==> flow/design.v <==
module clock_divider #(
	parameter COUNT_WIDTH = 24,
	parameter[COUNT_WIDTH:0] MAX_COUNT = 6000000
) (
	input clk,
	input rst,
	output reg out
);
	reg div_clk;
	reg[COUNT_WIDTH:0] count;
	always @ (posedge clk or posedge rst)
	begin
		if (rst == 1'b1)
		begin
			count <= 0;
			out <= 0;
		end else if (count == MAX_COUNT)
		begin
			count <= 0;
			out = ~out;
		end else
		begin
			count <= count + 1;
		end
	end
endmodule
module top_design(
	input clk,
	input rst_button,
	output[1:0] led
);
	wire rst;
	assign rst = ~rst_button;
	clock_divider #(.COUNT_WIDTH(32), .MAX_COUNT(1500000)) div1(
		.clk(clk),
		.rst(rst),
		.out(led[0])
	);
	clock_divider div2(
		.clk(clk),
		.rst(rst),
		.out(led[1])
	);
endmodule
---- Tool chain data of top_design ----
The steps from the RTL of top_design to its reports follow in flow order.
Line numbers count from 1 in the design file above.
Library cell names are shortened.
The mark -- stands for no value.
design
  design top .............................. top_design
  clock input ............................. clk
  cell library ............................ sky130hd
  library corner .......................... tt_025C_1v80

---- Elaborated design ----
Counts by Yosys on the flattened word-level netlist (proc, flatten, opt, wreduce; memories kept). Register bits leave out memories and registers merged into their read ports (data or address); mux counts leave out enables and synchronous resets folded into registers. Print and check cells are left out. Cells with the same type and inputs are merged into one.
bit counts
  word-level cells ........................ 12
  output and inout bits ................... 2
  bits in registers ....................... 60
  input port bits ......................... 2
cells by class
  add/subtract/negate cells ............... 2
  eq/ne operators ......................... 2
  multiplexer cells ....................... 2
  bitwise gates (word level) .............. 2
operators with widths
  operator                                                            count
  33-bit by 1-bit adder with 33-bit output (second input constant)    1
  33-bit by 21-bit == test with 1-bit output (second input constant)  1
  33-bit 2-to-1 mux                                                   1
  25-bit by 1-bit adder with 25-bit output (second input constant)    1
  25-bit by 23-bit == test with 1-bit output (second input constant)  1
  25-bit 2-to-1 mux                                                   1
  1-bit NOT                                                           2

---- Longest topological paths ----
Depth = most cells in a row (Yosys ltp): at word level without a register or memory, in the mapped netlist without a sequential cell, where the memories' decode and read muxes count.
logic depth
  word-level depth ........................ 2
  ABC_AREA ................................ 0
  mapped depth ............................ 7
  depth with buffers taken out ............ 6

---- Synthesis result ----
Source: synth_stat.txt of the flow (Yosys; design flattened, memories mapped). It holds for the ABC_AREA given above (unset counts as 0); a run with the other value may have another netlist.
cell types
  cell type  count  area in all (um^2)
  dfrtp_1    60     1,501.44
  xnor2_1    28     245.235
  xor2_1     19     166.41
  nand4_1    23     143.888
  nor2_1     25     93.84
  nand3_1    18     90.086
  nor4_1     11     68.816
  nand2_1    16     60.058
  and3_1     8      50.048
  ha_1       4      50.048
  mux2i_1    5      50.048
  nor4_4     2      42.541
  inv_1      10     37.536
  nor4_2     3      37.536
  nor3_1     7      35.034
  o21ai_0    7      35.034
  buf_4      4      30.029
  and4_1     3      26.275
Other cell types: 23; their cells: 37.
mapped netlist
  buffer cells ............................ 11
  flip-flops .............................. 60
  sequential area ......................... 1,501.4 um^2
  mapped area ............................. 3,074.2 um^2
  mapped cells ............................ 290
By module: a second synthesis without flattening, with its own total; a netlist apart from the flattened one above.
unflattened totals
  cell total of the unflattened synthesis .. 286
  area total of the unflattened synthesis .. 2,976.6 um^2
Rows give one instance, submodules left out.
modules
  module         instances  seq. area (um^2)  area (um^2)  cells
  clock_divider  1          850.8             1,674.1      160
  clock_divider  1          650.6             1,298.7      125
  top_design     1          0.0               3.8          1

---- Worst setup path after synthesis ----
Path of least setup slack by OpenSTA after synthesis, without wires, with an ideal clock, recovery checks aside; 20% of the period is set as input and as output delay. Where synthesis merged equal registers, the netlist keeps one of their names.
path after synthesis
  path type ............................... register -> register
  from .................................... reg div1.count[0]
  to ...................................... reg div1.count[18]
  driving pins on the path ................ 7
  required time ........................... 1.882 ns
  path buffers ............................ 1
  time at the first pin ................... 0.000 ns
  arrival time ............................ 1.756 ns
  slack ................................... 0.126 ns
  delay of the path ....................... 1.834 ns
  clock period ............................ 1.96 ns
  library setup time ...................... 0.078 ns
  synthesis period reached ................ 1.834 ns
"delay of the path" = arrival - input delay + setup time.
"driving pins on the path" counts driving pins, that of a launching flip-flop among them; a cell with two outputs on the path counts twice.
"synthesis period reached" = period - worst setup slack (recovery checks aside). The figure is calculated, with input and output delays left at 20% of the set period.
The rows between start and end are the longest chain of elaborated cells between them; the timing report does not say that the signal goes this way. Where chains are equally long, one stands for them.
A line is the first line of the expression or statement that the cell stems from. Yosys adds cells for indexed reads and writes and turns some case tables into memories.
A register here has more assigning lines than the two given.
between the ends, after synthesis
  path through ............................ dfrtp_1 ha_1 nand4_1 or3_1 buf_4 or4_1 a21oi_1
  length of the longest elaborated chain .. 2
  elaborated cells on any way between the ends .. 3
  source lines of those cells ............. 2
  those cells by class .................... add/sub: 1; eq/ne: 1; mux: 1
RTL lines, path after synthesis
  item                                      line  RTL
  start: declaration                        10    reg[COUNT_WIDTH:0] count;
  start: assignment                         15    count <= 0;
  start: assignment                         23    count <= count + 1;
  33-bit by 1-bit adder with 33-bit output  23
  33-bit 2-to-1 mux                         17    end else if (count == MAX_COUNT)
  end: assignment                           15
  end: assignment                           23
  end: declaration                          10

---- Path in the finished layout ----
From the final timing report of run 1: the path of least setup slack in the routed layout; clock arrival at registers is part of the times.
path after layout
  path type ............................... register -> register
  from .................................... reg div1.count[1]
  to ...................................... reg div1.count[18]
  driving pins on the path ................ 7
  arrival time ............................ 2.37 ns
  library setup time ...................... 0.07 ns
  path buffers ............................ 1
  slack ................................... 0.08 ns
  time at the first pin ................... 0.33 ns
  required time ........................... 2.45 ns
  clock period ............................ 2.19 ns
The rows between start and end are the longest chain of elaborated cells between them; the timing report does not say that the signal goes this way. Where chains are equally long, one stands for them.
A register here has more assigning lines than the two given.
between the ends, after layout
  path through ............................ dfrtp_1 ha_1 nand4_1 or3_1 buf_4 or4_1 a21oi_1
  length of the longest elaborated chain .. 2
  elaborated cells on any way between the ends .. 3
  source lines of those cells ............. 2
  those cells by class .................... add/sub: 1; eq/ne: 1; mux: 1
RTL lines, path after layout
  item                                      line  RTL
  start: declaration                        10    reg[COUNT_WIDTH:0] count;
  start: assignment                         15    count <= 0;
  start: assignment                         23    count <= count + 1;
  33-bit by 1-bit adder with 33-bit output  23
  33-bit 2-to-1 mux                         17    end else if (count == MAX_COUNT)
  end: assignment                           15
  end: assignment                           23
  end: declaration                          10

Lab notebook: top_design

top_design through Yosys and OpenROAD on sky130hd: 2 stored runs, unordered, with their settings and measured results. The constraints put input and output delay at 20% of the set period each and load the outputs with 0.01 pF.
"reached clock period": clock period set for the run, less the worst setup slack. It is reckoned from that one timing run; input and output delays stay at 20% of the period that was set.
By "time of the worst setup path" is meant the share of the clock period that the worst setup path is allowed (20% is reserved at inputs, 20% at outputs), minus its slack. Clock arrival times at its registers enter into it.
"total power of the final layout" rests on the timing tool's default activity at the inputs, not on a simulated workload.

======== run 1 ========
==> flow/run.sh <==
#!/bin/bash
# the make line also repeats the synthesis and layout settings of config.mk as NAME=value (left out here)
make -C /OpenROAD-flow-scripts/flow DESIGN_CONFIG=/design/flow/config.mk WORK_HOME=/design/flow/orfs CLKGATE_MAP_FILE= finish
==> flow/config.mk <==
export PLATFORM = sky130hd
export DESIGN_NAME = top_design
export DESIGN_NICKNAME = top_design
export VERILOG_FILES = /design/flow/design.v
export SDC_FILE = /design/flow/constraint.sdc
export NUM_CORES = 4
export LEC_CHECK = 0
export ABC_AREA = 0
export CAP_MARGIN = 5
export CELL_PAD_IN_SITES_DETAIL_PLACEMENT = 0
export CELL_PAD_IN_SITES_GLOBAL_PLACEMENT = 0
export CORE_MARGIN = 2
export CORE_UTILIZATION = 19
export CTS_CLUSTER_DIAMETER = 384
export GPL_TIMING_DRIVEN = 0
export MAX_ROUTING_LAYER = met5
export MIN_ROUTING_LAYER = met2
export PLACE_DENSITY_LB_ADDON = 0.21
export SETUP_SLACK_MARGIN = -0.17
export SLEW_MARGIN = 20
==> flow/constraint.sdc <==
create_clock -name core_clock -period 2.19 [get_ports {clk}]
set_input_delay 0.4380 -clock core_clock [delete_from_list [all_inputs] [get_ports {clk}]]
set_output_delay 0.4380 -clock core_clock [all_outputs]
set_load 0.01 [all_outputs]

-------- measured, run 1 --------
  cell area after synthesis ............... 3,074.2 um^2
  die footprint ........................... 17,213.4 um^2
  standard-cell area after routing ........ 3,742.3 um^2
  smallest setup slack .................... 0.079 ns
  final setup TNS ......................... 0.000 ns
  total power of the final layout ......... 0.002697 W
  reached clock period .................... 2.111 ns
  time of the worst setup path ............ 2.11 ns
  worst setup path type ................... register -> register

======== run 2 ========
==> flow/run.sh <==
#!/bin/bash
# the make line also repeats the synthesis and layout settings of config.mk as NAME=value (left out here)
make -C /OpenROAD-flow-scripts/flow DESIGN_CONFIG=/design/flow/config.mk WORK_HOME=/design/flow/orfs CLKGATE_MAP_FILE= finish
==> flow/config.mk <==
export PLATFORM = sky130hd
export DESIGN_NAME = top_design
export DESIGN_NICKNAME = top_design
export VERILOG_FILES = /design/flow/design.v
export SDC_FILE = /design/flow/constraint.sdc
export NUM_CORES = 4
export LEC_CHECK = 0
export CAP_MARGIN = 20
export CORE_MARGIN = 2
export CORE_UTILIZATION = 40
export SLEW_MARGIN = 20
==> flow/constraint.sdc <==
create_clock -name core_clock -period 2.63 [get_ports {clk}]
set_input_delay 0.5260 -clock core_clock [delete_from_list [all_inputs] [get_ports {clk}]]
set_output_delay 0.5260 -clock core_clock [all_outputs]
set_load 0.01 [all_outputs]

-------- measured, run 2 --------
  cell area after synthesis ............... 3,074.2 um^2
  die footprint ........................... 8,402.5 um^2
  standard-cell area after routing ........ 3,395.8 um^2
  smallest setup slack .................... 0.573 ns
  final setup TNS ......................... 0.000 ns
  total power of the final layout ......... 0.001851 W
  reached clock period .................... 2.057 ns
  time of the worst setup path ............ 2.06 ns
  worst setup path type ................... register -> register
